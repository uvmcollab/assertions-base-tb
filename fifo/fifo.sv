==> flow/design.v <==
module fifo(
  input clk, rst, wr, rd, 
  input [7:0] din,
  output reg [7:0] dout,
  output reg empty, full);
  reg [3:0] wptr = 0,rptr = 0,cnt = 0;
  reg [7:0] mem [15:0];
  always@(posedge clk)
    begin
      if(rst== 1'b1)
         begin
           cnt <= 0;
           wptr <= 0;
           rptr <= 0;
         end
      else if(wr && !full)
          begin
            if(cnt < 15) begin
            mem[wptr] <= din;
            wptr <= wptr + 1;
            cnt <= cnt + 1;
            end
          end
      else if (rd && !empty)
        begin
          if(cnt > 0) begin
          dout <= mem[rptr];
          rptr <= rptr + 1;
          cnt <= cnt - 1;
          end
        end 
      if(wptr == 15)
         wptr <= 0;
      if(rptr == 15)
         rptr <= 0;
    end
  assign empty = (cnt == 0) ? 1'b1 : 1'b0;
  assign full = (cnt == 15) ? 1'b1 : 1'b0;
endmodule
---- Reports on fifo ----
What the tools print for fifo, step after step.
Lines are those of the file above, counted from 1.
Operators: Yosys type, input widths -> output width; for muxes data width and select width s.
Not given: -
design
  top module .............................. fifo
  clock ................................... clk
  library ................................. sky130hd
  timing corner ........................... tt_025C_1v80

---- Elaborated design ----
Counts by Yosys on the flattened word-level netlist (proc, flatten, opt, wreduce; memories kept). Register bits leave out memories and registers merged into their read ports (data or address). Print and check cells are left out. Cells with the same type and inputs are merged into one.
Memory sizes are those after Yosys's memory passes, which may raise the word count (mostly to a power of two), join words into wider ones and drop unused or constant bits.
storage and ports
  clocked read ports x word width ......... 8
  cells after elaboration ................. 44
  input port bits ......................... 12
  memory cells ............................ 1
  output and inout bits ................... 10
  register bits after elaboration ......... 12
  memory bits (writable) .................. 128
cells by class
  add/subtract/negate cells ............... 4
  reduce/logical cells .................... 13
  $lt $le $gt $ge ......................... 2
  equal/unequal tests ..................... 4
  bitwise logic cells ..................... 2
  mux-type cells .......................... 15
memories
  name  words  bits a word  read ports  wr ports  RTL line  RTL
  mem   16     8            1           1         7         reg [7:0] mem [15:0];
operator list
  operator             number
  $mux 4               7
  $mux 8               3
  $add 4x1->4 const B  3
  $eq 4x4->1 const B   3
  $reduce_and 3->1     2
  $mux 1               5
  $reduce_bool 2->1    2
  $reduce_or 2->1      2
  $sub 4x1->4 const B  1
  $gt 4x1->1 const B   1
  $lt 4x4->1 const B   1
  $logic_not 4->1      1
  $reduce_and 4->1     1
  $logic_and 1x1->1    2
  $not 1->1            2
  $logic_not 1->1      2
  $ne 2x1->1 const B   1
  $reduce_and 2->1     1

---- Logic depth ----
Longest topological path by Yosys (ltp), each cell counted once; first at word level (registers and memories cut), then after technology mapping (sequential cells cut; the memories' decode and read muxes count).
logic depth
  word-level depth ........................ 6
  ABC_AREA ................................ 0
  mapped depth ............................ 7
  gate-level depth less buffers ........... 7

---- Mapped cells and area ----
The flow's flattened synthesis, as Yosys stat reports it; memories are mapped. The netlist is that of the ABC_AREA named above (0 if unset); the other value can give another one.
cell types
  cell                        number  total area (µm²)
  sky130_fd_sc_hd__edfxtp_1   136     4.08E+03
  sky130_fd_sc_hd__mux4_2     32      720.691
  sky130_fd_sc_hd__dfxtp_1    12      240.23
  sky130_fd_sc_hd__a22oi_1    16      120.115
  sky130_fd_sc_hd__ha_1       7       87.584
  sky130_fd_sc_hd__nor2_1     23      86.333
  sky130_fd_sc_hd__nand2_1    18      67.565
  sky130_fd_sc_hd__mux2i_1    4       40.038
  sky130_fd_sc_hd__clkbuf_1   8       30.029
  sky130_fd_sc_hd__nor3_1     6       30.029
  sky130_fd_sc_hd__a2111oi_4  1       27.526
  sky130_fd_sc_hd__xnor2_1    3       26.275
  sky130_fd_sc_hd__xor2_1     3       26.275
  sky130_fd_sc_hd__buf_2      5       25.024
  sky130_fd_sc_hd__nand3_1    5       25.024
  sky130_fd_sc_hd__fa_1       1       20.019
  sky130_fd_sc_hd__inv_1      5       18.768
  sky130_fd_sc_hd__nor2b_1    3       18.768
Other cell types: 17; their cells: 23.
synthesis totals
  flip-flops .............................. 148
  sequential part of the area ............. 4324.1 µm²
  chip area (Yosys) ....................... 5846.9 µm²
  buffer cells ............................ 15
  standard cells after synthesis .......... 311

---- Timing after synthesis ----
Path of least setup slack by OpenSTA after synthesis, without wires, with an ideal clock, recovery checks aside; 20% of the period is set as input and as output delay. Where synthesis merged equal registers, the netlist keeps one of their names.
timing after synthesis
  kind .................................... input to register
  start point ............................. input wr
  end point ............................... memory mem[3][0]
  external input delay .................... 0.568 ns
  path slack .............................. 0.572 ns
  stages on the path ...................... 5
  data arrival time ....................... 1.885 ns
  library setup time ...................... 0.383 ns
  required time ........................... 2.457 ns
  delay of the path ....................... 1.700 ns
  time at the first pin ................... 0.568 ns
  buffers on the path ..................... 1
  period .................................. 2.84 ns
  synthesis period reached ................ 2.268 ns
"delay of the path" = arrival - input delay + setup time.
"stages on the path" counts driving pins, that of a launching flip-flop among them; a cell with two outputs on the path counts twice.
"synthesis period reached" is the clock period less the worst setup slack; recovery checks do not enter. This is arithmetic on one report: input and output delays are still those of the set period (20% each).
Between the ends stands the longest chain of elaborated cells between them, by number of cells; it is not shown to be the way that was timed. Of several equally long chains one is given.
Each line given opens the expression or statement behind the cell; cells for indexed reads and writes are added by Yosys, which also makes memories of some case tables.
Only ways into the end's enable, where the timed path ends, are counted here.
between the ends, after synthesis
  cells stage by stage .................... sky130_fd_sc_hd__buf_2 sky130_fd_sc_hd__inv_1 sky130_fd_sc_hd__nor3_1 sky130_fd_sc_hd__nand2_1 sky130_fd_sc_hd__nor3_1
  cells in the longest elaborated chain ... 3
  elaborated cells on any way between the ends .. 5
  RTL lines with such cells ............... 2
  classes of those cells .................. 4 x mux; 1 x reduce/logical
RTL lines, path after synthesis
  element            RTL line  RTL
  start, declared    2         input clk, rst, wr, rd,
  $logic_and 1x1->1  16        else if(wr && !full)
  $mux 4             16
  $mux 4             10        if(rst== 1'b1)
  end, declared      7         reg [7:0] mem [15:0];

---- Path in the finished layout ----
Path of least setup slack in the final report of stored run 1 (OpenROAD, finished layout, wires in). Where an end is a register, its clock arrival counts in the times.
timing after layout
  kind .................................... register to register
  start point ............................. register rptr[0]
  end point ............................... register dout[6]
  period .................................. 1.3 ns
  data arrival time ....................... 1.90 ns
  buffers on the path ..................... 1
  path slack .............................. -0.45 ns
  time at the first pin ................... 0.41 ns
  required time ........................... 1.45 ns
  stages on the path ...................... 5
  library setup time ...................... 0.26 ns
A register here has more assigning lines than the two given.
between the ends, after layout
  cells stage by stage .................... sky130_fd_sc_hd__dfxtp_4 sky130_fd_sc_hd__buf_12 sky130_fd_sc_hd__mux4_2 sky130_fd_sc_hd__a22oi_2 sky130_fd_sc_hd__nand2_1
RTL lines, path after layout
  element          RTL line  RTL
  start, declared  6         reg [3:0] wptr = 0,rptr = 0,cnt = 0;
  start, assigned  14        rptr <= 0;
  start, assigned  28        rptr <= rptr + 1;
  end, declared    4         output reg [7:0] dout,
No chain of elaborated cells between the ends is given.

Appendix: measured runs

Top module fifo; platform sky130hd; tools Yosys and OpenROAD; 2 stored runs in no particular order. Input and output delays are each 20% of the period that was set; the output load is 0.01 pF.
"achieved clock period (ns)" = clock period - worst setup slack. The figure is calculated, with input and output delays left at 20% of the set period.
"worst setup path time (ns)" is the time allowed to the run's worst setup path (the clock period less input and output delay, where it has them) less its slack. Clock arrival times count: a late capture clock shortens it, a late launch clock lengthens it.
By "finish__power__total" is meant OpenSTA's value without simulated activity: inputs other than the clock are taken to toggle once in ten clock periods, and the tool carries that through the logic.

Flow files of stored run 1
==> flow/run.sh <==
#!/bin/bash
# the make line also repeats the synthesis and layout settings of config.mk as NAME=value (left out here)
make -C /OpenROAD-flow-scripts/flow DESIGN_CONFIG=/design/flow/config.mk WORK_HOME=/design/flow/orfs CLKGATE_MAP_FILE= finish
==> flow/config.mk <==
export PLATFORM = sky130hd
export DESIGN_NAME = fifo
export DESIGN_NICKNAME = fifo
export VERILOG_FILES = /design/flow/design.v
export SDC_FILE = /design/flow/constraint.sdc
export NUM_CORES = 4
export LEC_CHECK = 0
export CAP_MARGIN = 20
export CORE_MARGIN = 2
export CORE_UTILIZATION = 40
export SLEW_MARGIN = 20
==> flow/constraint.sdc <==
create_clock -name core_clock -period 1.3 [get_ports {clk}]
set_input_delay 0.2600 -clock core_clock [delete_from_list [all_inputs] [get_ports {clk}]]
set_output_delay 0.2600 -clock core_clock [all_outputs]
set_load 0.01 [all_outputs]

report of stored run 1
yosys chip area after synthesis (um^2): 5846.9
finish__design__die__area: 15600.0
finish__design__instance__area__stdcell: 8127.8
finish__design__instance__utilization: 0.5635
finish__timing__setup__ws: -0.451
finish__timing__setup__tns: -51.040
finish__timing__hold__ws: 0.622
finish__power__total: 1.262e-02
achieved clock period (ns): 1.751
worst setup path time (ns): 1.75
worst setup path kind: register to register

Flow files of stored run 2
==> flow/run.sh <==
#!/bin/bash
# the make line also repeats the synthesis and layout settings of config.mk as NAME=value (left out here)
make -C /OpenROAD-flow-scripts/flow DESIGN_CONFIG=/design/flow/config.mk WORK_HOME=/design/flow/orfs CLKGATE_MAP_FILE= finish
==> flow/config.mk <==
export PLATFORM = sky130hd
export DESIGN_NAME = fifo
export DESIGN_NICKNAME = fifo
export VERILOG_FILES = /design/flow/design.v
export SDC_FILE = /design/flow/constraint.sdc
export NUM_CORES = 4
export LEC_CHECK = 0
export CAP_MARGIN = 20
export CELL_PAD_IN_SITES_GLOBAL_PLACEMENT = 1
export CORE_MARGIN = 2
export CORE_UTILIZATION = 38
export GPL_TIMING_DRIVEN = 0
export MAX_ROUTING_LAYER = met4
export MIN_ROUTING_LAYER = met1
export PLACE_DENSITY = 0.92
export SETUP_SLACK_MARGIN = 0.17
export SLEW_MARGIN = 0
==> flow/constraint.sdc <==
create_clock -name core_clock -period 3.15 [get_ports {clk}]
set_input_delay 0.6300 -clock core_clock [delete_from_list [all_inputs] [get_ports {clk}]]
set_output_delay 0.6300 -clock core_clock [all_outputs]
set_load 0.01 [all_outputs]

report of stored run 2
yosys chip area after synthesis (um^2): 5846.9
finish__design__die__area: 16394.2
finish__design__instance__area__stdcell: 6995.5
finish__design__instance__utilization: 0.4619
finish__timing__setup__ws: 0.526
finish__timing__setup__tns: 0.000
finish__timing__hold__ws: 0.535
finish__power__total: 5.046e-03
achieved clock period (ns): 2.624
worst setup path time (ns): 1.99
worst setup path kind: register to output
